==> flow/design.v <==
module CarryLookaheadAdder #(
    parameter WIDTH = 4
) (
    input clk,
    input rst,
    input [WIDTH-1:0] i_add1,
    input [WIDTH-1:0] i_add2,
    output [WIDTH:0] o_result
);
  wire [WIDTH:0] w_C;
  wire [WIDTH-1:0] w_G, w_P, w_SUM;
  reg [WIDTH-1:0] r_add1[WIDTH-1:0];
  reg [WIDTH-1:0] r_add2[WIDTH-1:0];
  reg [  WIDTH:0] r_C[WIDTH-1:0];
  reg [WIDTH-1:0] r_G [WIDTH-1:0], r_P[WIDTH-1:0], r_SUM[WIDTH:0];
  genvar ii;
  generate
    for (ii = 0; ii < WIDTH; ii = ii + 1) begin
      assign w_SUM[ii] = i_add1[ii] + i_add2[ii] + w_C[ii];
    end
  endgenerate
  genvar jj;
  generate
    for (jj = 0; jj < WIDTH; jj = jj + 1) begin
      assign w_G[jj] = i_add1[jj] & i_add2[jj];
      assign w_P[jj] = i_add1[jj] | i_add2[jj];
      assign w_C[jj+1] = w_G[jj] | (w_P[jj] & w_C[jj]);
    end
  endgenerate
  integer i;
  integer j;
  always @(posedge clk, posedge rst) begin
    if (rst) begin
      for (i = 0; i < WIDTH; i = i + 1) begin
        r_G[i] <= 0;
        r_P[i] <= 0;
        r_C[i] <= 0;
        r_SUM[i] <= 0;
        r_add1[i] <= 0;
        r_add2[i] <= 0;
      end
      r_C[WIDTH] = 0;
    end  
    else begin
      r_add1[0] <= i_add1;
      r_add2[0] <= i_add2;
      r_SUM[WIDTH] <= r_SUM[WIDTH-1];
      for (j = 0; j < WIDTH; j = j + 1) begin
        r_SUM[0][j] <= r_add1[0][j] + r_add2[0][j] + r_C[0][j];
        r_G[0][j]   <= r_add1[0][j] & r_add2[0][j];
        r_P[0][j]   <= r_add1[0][j] | r_add2[0][j];
        r_C[0+1][j] = r_G[0][j] | (r_P[0][j] & r_C[0][j]);
      end
      for (i = 1; i < WIDTH; i = i + 1) begin
        r_add1[i] <= r_add1[i-1];
        r_add2[i] <= r_add2[i-1];
        for (j = 0; j < WIDTH; j = j + 1) begin
          r_SUM[i][j] <= r_add1[i][j] + r_add2[i][j] + r_C[i-1][j];
          r_G[i]   <= r_G[i-1];
          r_P[i]   <= r_P[i-1];
          r_C[i][j+1] = r_G[i][j] | (r_P[i][j] & r_C[i][j]);
        end
      end
    end
  end
  assign w_C[0]   = 1'b0;   
  assign o_result = {r_C[WIDTH-1][WIDTH], r_SUM[WIDTH]};   
endmodule   
* Reports on CarryLookaheadAdder
The steps from the RTL of CarryLookaheadAdder to its reports follow in flow order. Line numbers count from 1 in the design file above. Operators: Yosys type, input widths -> output width; for muxes data width and select width s. Library cell names are shortened. A cell with n/a has no value.
Design: top module CarryLookaheadAdder, clock input clk, library sky130hd, library corner tt_025C_1v80

* Elaborated design
Counts by Yosys on the flattened word-level netlist (proc, flatten, opt, wreduce). Print and check cells are left out. Cells with the same type and inputs are merged into one.
Cells by class: $add $sub $neg 7, bitwise logic cells 18
Operators by type and width (count):
- $and 1x1->1 | 9
- $or 1x1->1 | 9
- $add 1x1->1 | 7
Word-level totals: bits in registers 76, input bits 10, output and inout bits 5, elaborated cells 44

* Depth
Longest topological path by Yosys (ltp), each cell counted once; first at word level (registers and memories cut), then after technology mapping (sequential cells cut; the memories' decode and read muxes count).
Logic depth: depth after elaboration 6, ABC_AREA 0, mapped depth 3, depth with buffers taken out 3

* Mapped cells and area
Yosys stat after the flow's synthesis: flattened, memories mapped to cells. It holds for the ABC_AREA given above (unset counts as 0); a run with the other value may have another netlist. Totals and module areas in this step are rounded.
Mapped netlist: cells in the netlist 90, cell area after synthesis 0.00189 mm2, sequential area 0.00175 mm2, mapped flip-flops 69
Cells by type:
- dfrtp_1 | count 65, total area 1626.56 um2
- edfxtp_1 | count 4, total area 120.115 um2
- xnor2_1 | count 5, total area 43.792 um2
- and2_1 | count 4, total area 25.024 um2
- or2_2 | count 3, total area 18.768 um2
- xor2_1 | count 2, total area 17.517 um2
- a21oi_1 | count 2, total area 10.01 um2
- a21oi_2 | count 1, total area 8.758 um2
- a21o_1 | count 1, total area 7.507 um2
- o21ai_0 | count 1, total area 5.005 um2
- inv_1 | count 1, total area 3.754 um2
- nand2_1 | count 1, total area 3.754 um2

* Worst setup path after synthesis
Path of least setup slack by OpenSTA after synthesis, without wires, with an ideal clock, recovery checks aside; 20% of the period is set as input and as output delay. Where synthesis merged equal registers, the netlist keeps one of their names.
Path after synthesis: path type input -> register, from in rst, to reg r_SUM[4][0], clock period 4.67 ns, setup time 0.427 ns, time at the first pin 0.934 ns, data arrival time 2.355 ns, data required time 4.243 ns, setup slack 1.889 ns, path delay 1.848 ns, driving pins on the path 1, path buffers 0, synthesis period reached 2.781 ns
"path delay" = arrival - input delay + setup time. "driving pins on the path": output pins that drive a net of the path, with the launching flip-flop's if there is one; two outputs of one cell count as two. "synthesis period reached" is the clock period less the worst setup slack; recovery checks do not enter. This is arithmetic on one report: input and output delays are still those of the set period (20% each).
Between the ends, after synthesis: cell sequence inv_1, length of the longest elaborated chain 0, elaborated cells on any way between the ends 0, RTL lines with such cells 0
Ends and longest elaborated chain, after synthesis:
- start: declaration | line 5 | input rst,
- end: assignment | line 47 | r_SUM[WIDTH] <= r_SUM[WIDTH-1];
- end: declaration | line 15 | reg [WIDTH-1:0] r_G [WIDTH-1:0], r_P[WIDTH-1:0], r_SUM[WIDTH:0];

* Timing after layout
From the final timing report of run 1: the path of least setup slack in the routed layout; clock arrival at registers is part of the times.
Path post-layout: path type register -> output, from reg r_SUM[4][0], to out o_result[0], clock period 1.94 ns, time at the first pin 0.32 ns, data arrival time 1.18 ns, data required time 1.55 ns, setup slack 0.37 ns, driving pins on the path 2, path buffers 1
Between the ends, post-layout: cell sequence edfxtp_1 -> clkdlybuf4s50_1, length of the longest elaborated chain 0, elaborated cells on any way between the ends 0, RTL lines with such cells 0
Ends and longest elaborated chain, post-layout:
- start: declaration | line 15 | reg [WIDTH-1:0] r_G [WIDTH-1:0], r_P[WIDTH-1:0], r_SUM[WIDTH:0];
- start: assignment | line 47 | r_SUM[WIDTH] <= r_SUM[WIDTH-1];
- end: declaration | line 8 | output [WIDTH:0] o_result

Module CarryLookaheadAdder, platform sky130hd: 2 stored runs of the flow (Yosys, OpenROAD) with differing settings, in no particular order. Input and output delays are each 20% of the period that was set; the output load is 0.01 pF.
"period reached": clock period set for the run, less the worst setup slack. It is reckoned from that one timing run; input and output delays stay at 20% of the period that was set.
"time on the worst setup path" means the part of the period allowed to the worst setup path (the constraints hold back 20% at inputs and 20% at outputs) less its slack; where the path has registers, the arrival times of their clocks count too.
"total power after layout" is the tool's figure for a default switching activity; nothing was simulated.
Measured values are rounded.

[run 1] flow files
==> flow/run.sh <==
#!/bin/bash
# the make line also repeats the synthesis and layout settings of config.mk as NAME=value (left out here)
make -C /OpenROAD-flow-scripts/flow DESIGN_CONFIG=/design/flow/config.mk WORK_HOME=/design/flow/orfs CLKGATE_MAP_FILE= finish
==> flow/config.mk <==
export PLATFORM = sky130hd
export DESIGN_NAME = CarryLookaheadAdder
export DESIGN_NICKNAME = CarryLookaheadAdder
export VERILOG_FILES = /design/flow/design.v
export SDC_FILE = /design/flow/constraint.sdc
export NUM_CORES = 4
export LEC_CHECK = 0
export CAP_MARGIN = 20
export CELL_PAD_IN_SITES_DETAIL_PLACEMENT = 0
export CELL_PAD_IN_SITES_GLOBAL_PLACEMENT = 0
export CORE_ASPECT_RATIO = 1.9
export CORE_MARGIN = 2
export CORE_UTILIZATION = 44
export CTS_CLUSTER_DIAMETER = 309
export MIN_ROUTING_LAYER = met1
export PLACE_DENSITY_LB_ADDON = 0.03
export SLEW_MARGIN = 20
==> flow/constraint.sdc <==
create_clock -name core_clock -period 1.94 [get_ports {clk}]
set_input_delay 0.3880 -clock core_clock [delete_from_list [all_inputs] [get_ports {clk}]]
set_output_delay 0.3880 -clock core_clock [all_outputs]
set_load 0.01 [all_outputs]

[run 1] result: area of the synthesized netlist 0.00189 mm2; total power after layout 2590 µW; setup slack of the worst path 0.375 ns; standard-cell area after layout 0.00227 mm2; utilization of the finished layout 0.557; period reached 1.565 ns; total negative slack 0.000 ns; time on the worst setup path 1.18 ns; critical path kind register -> output; die size 0.00486 mm2

[run 2] flow files
==> flow/run.sh <==
#!/bin/bash
# the make line also repeats the synthesis and layout settings of config.mk as NAME=value (left out here)
make -C /OpenROAD-flow-scripts/flow DESIGN_CONFIG=/design/flow/config.mk WORK_HOME=/design/flow/orfs CLKGATE_MAP_FILE= finish
==> flow/config.mk <==
export PLATFORM = sky130hd
export DESIGN_NAME = CarryLookaheadAdder
export DESIGN_NICKNAME = CarryLookaheadAdder
export VERILOG_FILES = /design/flow/design.v
export SDC_FILE = /design/flow/constraint.sdc
export NUM_CORES = 4
export LEC_CHECK = 0
export CAP_MARGIN = 20
export CORE_MARGIN = 2
export CORE_UTILIZATION = 40
export SLEW_MARGIN = 20
==> flow/constraint.sdc <==
create_clock -name core_clock -period 1.87 [get_ports {clk}]
set_input_delay 0.3740 -clock core_clock [delete_from_list [all_inputs] [get_ports {clk}]]
set_output_delay 0.3740 -clock core_clock [all_outputs]
set_load 0.01 [all_outputs]

[run 2] result: area of the synthesized netlist 0.00189 mm2; total power after layout 2750 µW; setup slack of the worst path 0.326 ns; standard-cell area after layout 0.00229 mm2; utilization of the finished layout 0.494; period reached 1.544 ns; total negative slack 0.000 ns; time on the worst setup path 1.17 ns; critical path kind register -> output; die size 0.00529 mm2
